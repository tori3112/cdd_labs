==> flow/design.v <==
`timescale 1ns / 1ps
module uart_top #(
    parameter   NBYTES        = 12,
    parameter   CLK_FREQ      = 125_000_000,
    parameter   BAUD_RATE     = 115_200
  )  
  (
    input   wire   iClk, iRst,
    input   wire   iRx,
    output  wire   oTx
  );
  reg [NBYTES*8-1:0] rBuffer;
  localparam s_IDLE         = 3'b000;
  localparam s_WAIT_RX      = 3'b001;
  localparam s_TX           = 3'b010;
  localparam s_WAIT_TX      = 3'b011;
  localparam s_DONE         = 3'b100;
  reg [2:0]   rFSM;  
  reg         rTxStart;
  reg [7:0]   rTxByte;
  wire        wTxBusy;
  wire        wTxDone;
  uart_tx #(  .CLK_FREQ(CLK_FREQ), .BAUD_RATE(BAUD_RATE) )
  UART_TX_INST
    (.iClk(iClk),
     .iRst(iRst),
     .iTxStart(rTxStart),
     .iTxByte(rTxByte),
     .oTxSerial(oTx),
     .oTxBusy(wTxBusy),
     .oTxDone(wTxDone)
     );
  reg [$clog2(NBYTES):0] rCnt;
  always @(posedge iClk)
  begin
  if (iRst == 1 ) 
    begin
      rFSM <= s_IDLE;
      rTxStart <= 0;
      rCnt <= 0;
      rTxByte <= 0;
      rBuffer <= 0;
    end 
  else 
    begin
      case (rFSM)
        s_IDLE :
          begin
            rFSM <= s_WAIT_RX;
          end
        s_WAIT_RX :
          begin
            rBuffer <= "Hello World!";       
            rFSM <= s_TX; 
          end
        s_TX :
          begin
            if ( (rCnt < NBYTES) && (wTxBusy ==0) ) 
              begin
                rFSM <= s_WAIT_TX;
                rTxStart <= 1; 
                rTxByte <= rBuffer[NBYTES*8-1:NBYTES*8-8];             
                rBuffer <= {rBuffer[NBYTES*8-9:0] , 8'b0000_0000};     
                rCnt <= rCnt + 1;
              end 
            else 
              begin
                rFSM <= s_DONE;
                rTxStart <= 0;
                rTxByte <= 0;
                rCnt <= 0;
              end
            end 
            s_WAIT_TX :
              begin
                if (wTxDone) begin
                  rFSM <= s_TX;
                end else begin
                  rFSM <= s_WAIT_TX;
                  rTxStart <= 0;                   
                end
              end 
            s_DONE :
              begin
                rFSM <= s_DONE;
              end 
            default :
              rFSM <= s_IDLE;
          endcase
      end
    end       
endmodule
`timescale 1ns / 1ps
module uart_tx #(
    parameter   CLK_FREQ      = 125_000_000,
    parameter   BAUD_RATE     = 115_200,
    parameter   CLKS_PER_BIT  = CLK_FREQ / BAUD_RATE
  )
  (
   input wire       iClk, iRst,
   input wire       iTxStart,
   input wire [7:0] iTxByte, 
   output wire      oTxSerial,
   output wire      oTxBusy,
   output wire      oTxDone
   );
  localparam sIDLE         = 3'b000;
  localparam sTX_START     = 3'b001;
  localparam sTX_DATA      = 3'b010;
  localparam sTX_STOP      = 3'b011;
  localparam sDONE         = 3'b100;
  reg [2:0] rFSM_Current, wFSM_Next; 
  reg [$clog2(CLKS_PER_BIT):0]   rCnt_Current, wCnt_Next;
  reg [2:0] rBit_Current, wBit_Next;
  reg [7:0] rTxData_Current, wTxData_Next;
  always @(posedge iClk)
  begin
    if (iRst==1)
      begin
        rFSM_Current <= sIDLE;
        rCnt_Current <= 0;
        rBit_Current <= 0;
        rTxData_Current <= 0;
      end
    else
      begin
        rFSM_Current <= wFSM_Next;
        rCnt_Current <= wCnt_Next;
        rBit_Current <= wBit_Next;
        rTxData_Current <= wTxData_Next;
      end
  end
  always @(*)
    begin
      case (rFSM_Current)
        sIDLE :
          begin
            wCnt_Next = 0;
            wBit_Next = 0;
            if (iTxStart == 1)
              begin
                wFSM_Next = sTX_START;
                wTxData_Next = iTxByte;    
              end
            else
             begin    
                wFSM_Next = sIDLE;
                wTxData_Next = rTxData_Current;
             end
          end 
        sTX_START :
            begin
              wTxData_Next = rTxData_Current;
              wBit_Next = 0;
              if (rCnt_Current < (CLKS_PER_BIT - 1) )
                begin
                  wFSM_Next = sTX_START;
                  wCnt_Next = rCnt_Current + 1;
                end
              else
                begin
                  wFSM_Next = sTX_DATA;
                  wCnt_Next = 0;
                end
            end 
          sTX_DATA :
            begin
              if (rCnt_Current < (CLKS_PER_BIT - 1) )
                begin
                  wFSM_Next = sTX_DATA;
                  wCnt_Next = rCnt_Current + 1;
                  wTxData_Next = rTxData_Current;
                  wBit_Next = rBit_Current;
                end
              else
                begin
                  wCnt_Next = 0;
                  if (rBit_Current != 7)
                    begin
                      wFSM_Next = sTX_DATA;
                      wBit_Next = rBit_Current + 1;
                      wTxData_Next = { 1'b0, rTxData_Current[7:1] };  
                    end
                  else
                    begin
                      wFSM_Next = sTX_STOP;
                      wBit_Next = 0;
                      wTxData_Next = rTxData_Current;
                    end
                end
            end  
          sTX_STOP :
            begin
              wTxData_Next = rTxData_Current;
              wBit_Next = 0;
              if (rCnt_Current < (CLKS_PER_BIT - 1) )
                begin
                  wFSM_Next = sTX_STOP;
                  wCnt_Next = rCnt_Current + 1;
                end
              else
                begin
                  wFSM_Next = sDONE;
                  wCnt_Next = 0;
                end
            end 
          sDONE :
            begin
              wTxData_Next = rTxData_Current;
              wBit_Next = 0;
              wCnt_Next = 0;
              wFSM_Next = sIDLE;
            end
          default :
            begin
              wFSM_Next = sIDLE;
              wCnt_Next = 0;
              wBit_Next = 0;
              wTxData_Next = 0;
            end 
        endcase
    end
  reg rTxSerial;
  always @(*)
  begin
    if (rFSM_Current == sTX_START)
      rTxSerial = 0;
    else if (rFSM_Current == sTX_DATA)
      rTxSerial = rTxData_Current[0];
    else
      rTxSerial = 1;
  end
  assign oTxSerial = rTxSerial;
  assign oTxBusy = ( (rFSM_Current == sIDLE) || (rFSM_Current == sDONE) ) ? 0 : 1;
  assign oTxDone = (rFSM_Current == sDONE) ? 1 : 0;
endmodule
---- Reports on uart_top ----
The steps from the RTL of uart_top to its reports follow in flow order.
Lines are those of the file above, counted from 1.
Library cell names are shortened.
Not given: -
inputs
  top ..................................... uart_top
  clock ................................... iClk
  library ................................. sky130hd
  library corner .......................... tt_025C_1v80

---- Word level ----
Yosys after proc, flatten, opt, wreduce and memory -nomap, before mapping. Memory bits, and registers merged into a memory's read port (data or address), are not among the register bits. Print and check cells are not counted. Equal cells are merged and count once.
word-level totals
  register bits ........................... 139
  bits of input ports ..................... 3
  output and inout bits ................... 1
  cells after elaboration ................. 71
cells by class
  add/sub/neg operators ................... 3
  magnitude comparators ................... 2
  equal/unequal tests ..................... 14
  multiplexer cells ....................... 25
  bitwise logic cells ..................... 5
  reductions and logical operators ........ 13
operators by type and width
  operator                                               count
  case mux 96 bit (select 2 bit)                         1
  two-way mux 96 bit                                     1
  two-way mux 8 bit                                      4
  case mux 8 bit (select 3 bit)                          1
  case mux 3 bit (select 5 bit)                          1
  adder 12 x 1 -> 12 bit with constant B                 1
  less-than comparator 12 x 11 -> 1 bit with constant B  1
  equality test 3 x 2 -> 1 bit with constant B           4
  case mux 3 bit (select 4 bit)                          1
  two-way mux 3 bit                                      4
  OR reduction 3 bit                                     3
  two-way mux 1 bit                                      9
  inequality test 2 bit with constant B                  4
  equality test 3 x 1 -> 1 bit with constant B           2
  equality test 3 bit with constant B                    2
  zero test 3 bit                                        2
  NOT 1 bit                                              5
  adder 5 x 1 -> 5 bit with constant B                   1
  less-than comparator 5 x 4 -> 1 bit with constant B    1
  two-way mux 5 bit                                      1
  AND reduction 2 bit                                    2
  nonzero test 2 bit                                     2
  AND reduction 4 bit                                    1
  adder 3 x 1 -> 3 bit with constant B                   1
  inequality test 3 bit with constant B                  1
  inequality test 2 x 1 -> 1 bit with constant B         1
  OR reduction 2 bit                                     1
  case mux 1 bit (select 2 bit)                          1
Other operator kinds: 3; their cells: 3.

---- Longest topological paths ----
Depth = most cells in a row (Yosys ltp): at word level without a register or memory, in the mapped netlist without a sequential cell, where the memories' decode and read muxes count.
logic depth
  word-level depth ........................ 7
  ABC_AREA ................................ 0
  mapped depth ............................ 7
  gate-level depth less buffers ........... 6

---- Mapped cells and area ----
The flow's flattened synthesis, as Yosys stat reports it; memories are mapped. The netlist is that of the ABC_AREA named above (0 if unset); the other value can give another one.
cell types
  cell      count  total area (um2)
  dfxtp_1   94     1.88E+03
  a21oi_1   52     260.25
  nor3_1    41     205.197
  nor2_1    46     172.666
  nand2_1   38     142.637
  nand3_1   28     140.134
  nor2b_1   11     68.816
  xor2_1    7      61.309
  clkbuf_1  16     60.058
  buf_2     11     55.053
  ha_1      4      50.048
  a22oi_1   6      45.043
  mux2i_1   4      40.038
  or3_1     6      37.536
  o21ai_1   7      35.034
  and3_1    4      25.024
  nand2b_1  4      25.024
  buf_6     2      22.522
Other cell types: 28; their cells: 39.
mapped netlist
  cells in the netlist .................... 420
  mapped area ............................. 3643.5 um2
  sequential area ......................... 1881.8 um2
  flip-flops .............................. 94
  buffer cells ............................ 31
By module: a second synthesis without flattening, with its own total; a netlist apart from the flattened one above.
unflattened totals
  cell total of the unflattened synthesis .. 449
  area total of the unflattened synthesis .. 4007.6 um2
Each row is one instance without its submodules.
modules
  module    times used  cells  area (um2)  seq. area (um2)
  uart_top  1           306    2696.3      1341.3
  uart_tx   1           143    1311.3      560.5

---- Path before layout ----
Path of least setup slack by OpenSTA after synthesis, without wires, with an ideal clock, recovery checks aside; 20% of the period is set as input and as output delay. Where synthesis merged equal registers, the netlist keeps one of their names.
path after synthesis
  path kind ............................... register -> register
  start ................................... register UART_TX_INST.rBit_Current[0]
  end ..................................... register UART_TX_INST.rTxData_Current[4]
  clock period ............................ 1.78 ns
  setup time .............................. 0.070 ns
  launch time at the first pin ............ 0.000 ns
  arrival time ............................ 1.703 ns
  required time ........................... 1.710 ns
  path slack .............................. 0.007 ns
  path delay .............................. 1.773 ns
  stages on the path ...................... 8
  path buffers ............................ 1
  synthesis period reached ................ 1.773 ns
"path delay" is the arrival time less input delay plus setup time.
"stages on the path": output pins that drive a net of the path, with the launching flip-flop's if there is one; two outputs of one cell count as two.
"synthesis period reached" = period - worst setup slack (recovery checks aside). The figure is calculated, with input and output delays left at 20% of the set period.
Between the ends stands the longest chain of elaborated cells between them, by number of cells; it is not shown to be the way that was timed. Of several equally long chains one is given.
A line is the first line of the expression or statement that the cell stems from. Yosys adds cells for indexed reads and writes and turns some case tables into memories.
on the way, after synthesis
  cell sequence ........................... dfxtp_1 ha_1 ha_1 o21ba_1 o2111ai_2 buf_6 or3_1 a21oi_1
  cells in the longest elaborated chain ... 4
  elaborated cells between the ends (all ways) .. 6
  RTL lines with such cells ............... 3
  classes of those cells .................. eq/ne (2); mux (3); reduce/logical (1)
ends and longest elaborated chain, after synthesis
  what                           line  source
  from (decl)                    114   reg [2:0] rBit_Current, wBit_Next;
  from (assign)                  122   rBit_Current <= 0;
  from (assign)                  129   rBit_Current <= wBit_Next;
  inequality test 3 bit          178   if (rBit_Current != 7)
  two-way mux 8 bit              178
  two-way mux 8 bit              168   if (rCnt_Current < (CLKS_PER_BIT - 1) )
  case mux 8 bit (select 3 bit)  135   case (rFSM_Current)
  to (assign)                    123   rTxData_Current <= 0;
  to (assign)                    130   rTxData_Current <= wTxData_Next;
  to (decl)                      115   reg [7:0] rTxData_Current, wTxData_Next;

---- Path in the finished layout ----
Path of least setup slack in the final report of flow run A (OpenROAD, finished layout, wires in). Where an end is a register, its clock arrival counts in the times.
path post-layout
  path kind ............................... register -> output
  start ................................... register UART_TX_INST.rFSM_Current
  end ..................................... output oTx
  clock period ............................ 2.06 ns
  output delay ............................ 0.41 ns
  launch time at the first pin ............ 0.36 ns
  arrival time ............................ 1.58 ns
  required time ........................... 1.65 ns
  path slack .............................. 0.07 ns
  stages on the path ...................... 3
  path buffers ............................ 1
Where an end lacks its bit number, it is one bit of the signal, or one of the new flip-flops if synthesis recoded a state register.
on the way, post-layout
  cell sequence ........................... dfxtp_1 a21oi_1 clkdlybuf4s50_1
ends and longest elaborated chain, post-layout
  what           line  source
  from (decl)    112   reg [2:0] rFSM_Current, wFSM_Next;
  from (assign)  120   rFSM_Current <= sIDLE;
  from (assign)  127   rFSM_Current <= wFSM_Next;
  to (decl)      10    output  wire   oTx
No chain of elaborated cells between the ends is given.

uart_top through Yosys and OpenROAD on sky130hd: 2 stored runs, unordered, with their settings and measured results. The constraints put input and output delay at 20% of the set period each and load the outputs with 0.01 pF.
"achieved clock period (ns)": clock period set for the run, less the worst setup slack. It is reckoned from that one timing run; input and output delays stay at 20% of the period that was set.
"finish__power__total": no workload was simulated; the value follows from the tool's default switching activity.

Flow files of flow run A
==> flow/run.sh <==
#!/bin/bash
# the make line also repeats the synthesis and layout settings of config.mk as NAME=value (left out here)
make -C /OpenROAD-flow-scripts/flow DESIGN_CONFIG=/design/flow/config.mk WORK_HOME=/design/flow/orfs CLKGATE_MAP_FILE= finish
==> flow/config.mk <==
export PLATFORM = sky130hd
export DESIGN_NAME = uart_top
export DESIGN_NICKNAME = uart_top
export VERILOG_FILES = /design/flow/design.v
export SDC_FILE = /design/flow/constraint.sdc
export NUM_CORES = 4
export LEC_CHECK = 0
export CAP_MARGIN = 20
export CORE_MARGIN = 2
export CORE_UTILIZATION = 40
export SETUP_SLACK_MARGIN = -0.17
export SLEW_MARGIN = 20
==> flow/constraint.sdc <==
create_clock -name core_clock -period 2.06 [get_ports {iClk}]
set_input_delay 0.4120 -clock core_clock [delete_from_list [all_inputs] [get_ports {iClk}]]
set_output_delay 0.4120 -clock core_clock [all_outputs]
set_load 0.01 [all_outputs]

report of flow run A
yosys chip area after synthesis (um^2): 3643.5
finish__design__die__area: 9888.3
finish__design__instance__area__stdcell: 4000.1
finish__timing__setup__ws: 0.069
finish__timing__setup__tns: 0.000
finish__timing__hold__ws: 0.368
finish__power__total: 3.269e-03
achieved clock period (ns): 1.991

Flow files of flow run B
==> flow/run.sh <==
#!/bin/bash
# the make line also repeats the synthesis and layout settings of config.mk as NAME=value (left out here)
make -C /OpenROAD-flow-scripts/flow DESIGN_CONFIG=/design/flow/config.mk WORK_HOME=/design/flow/orfs CLKGATE_MAP_FILE= finish
==> flow/config.mk <==
export PLATFORM = sky130hd
export DESIGN_NAME = uart_top
export DESIGN_NICKNAME = uart_top
export VERILOG_FILES = /design/flow/design.v
export SDC_FILE = /design/flow/constraint.sdc
export NUM_CORES = 4
export LEC_CHECK = 0
export CAP_MARGIN = 35
export CELL_PAD_IN_SITES_DETAIL_PLACEMENT = 2
export CORE_MARGIN = 9
export CORE_UTILIZATION = 61
export GPL_ROUTABILITY_DRIVEN = 1
export GPL_TIMING_DRIVEN = 1
export MAX_ROUTING_LAYER = met4
export MIN_ROUTING_LAYER = met2
export PLACE_DENSITY_LB_ADDON = 0.17
export SLEW_MARGIN = 20
export TNS_END_PERCENT = 85
==> flow/constraint.sdc <==
create_clock -name core_clock -period 1.68 [get_ports {iClk}]
set_input_delay 0.3360 -clock core_clock [delete_from_list [all_inputs] [get_ports {iClk}]]
set_output_delay 0.3360 -clock core_clock [all_outputs]
set_load 0.01 [all_outputs]

report of flow run B: did not finish, place, DPL-0033
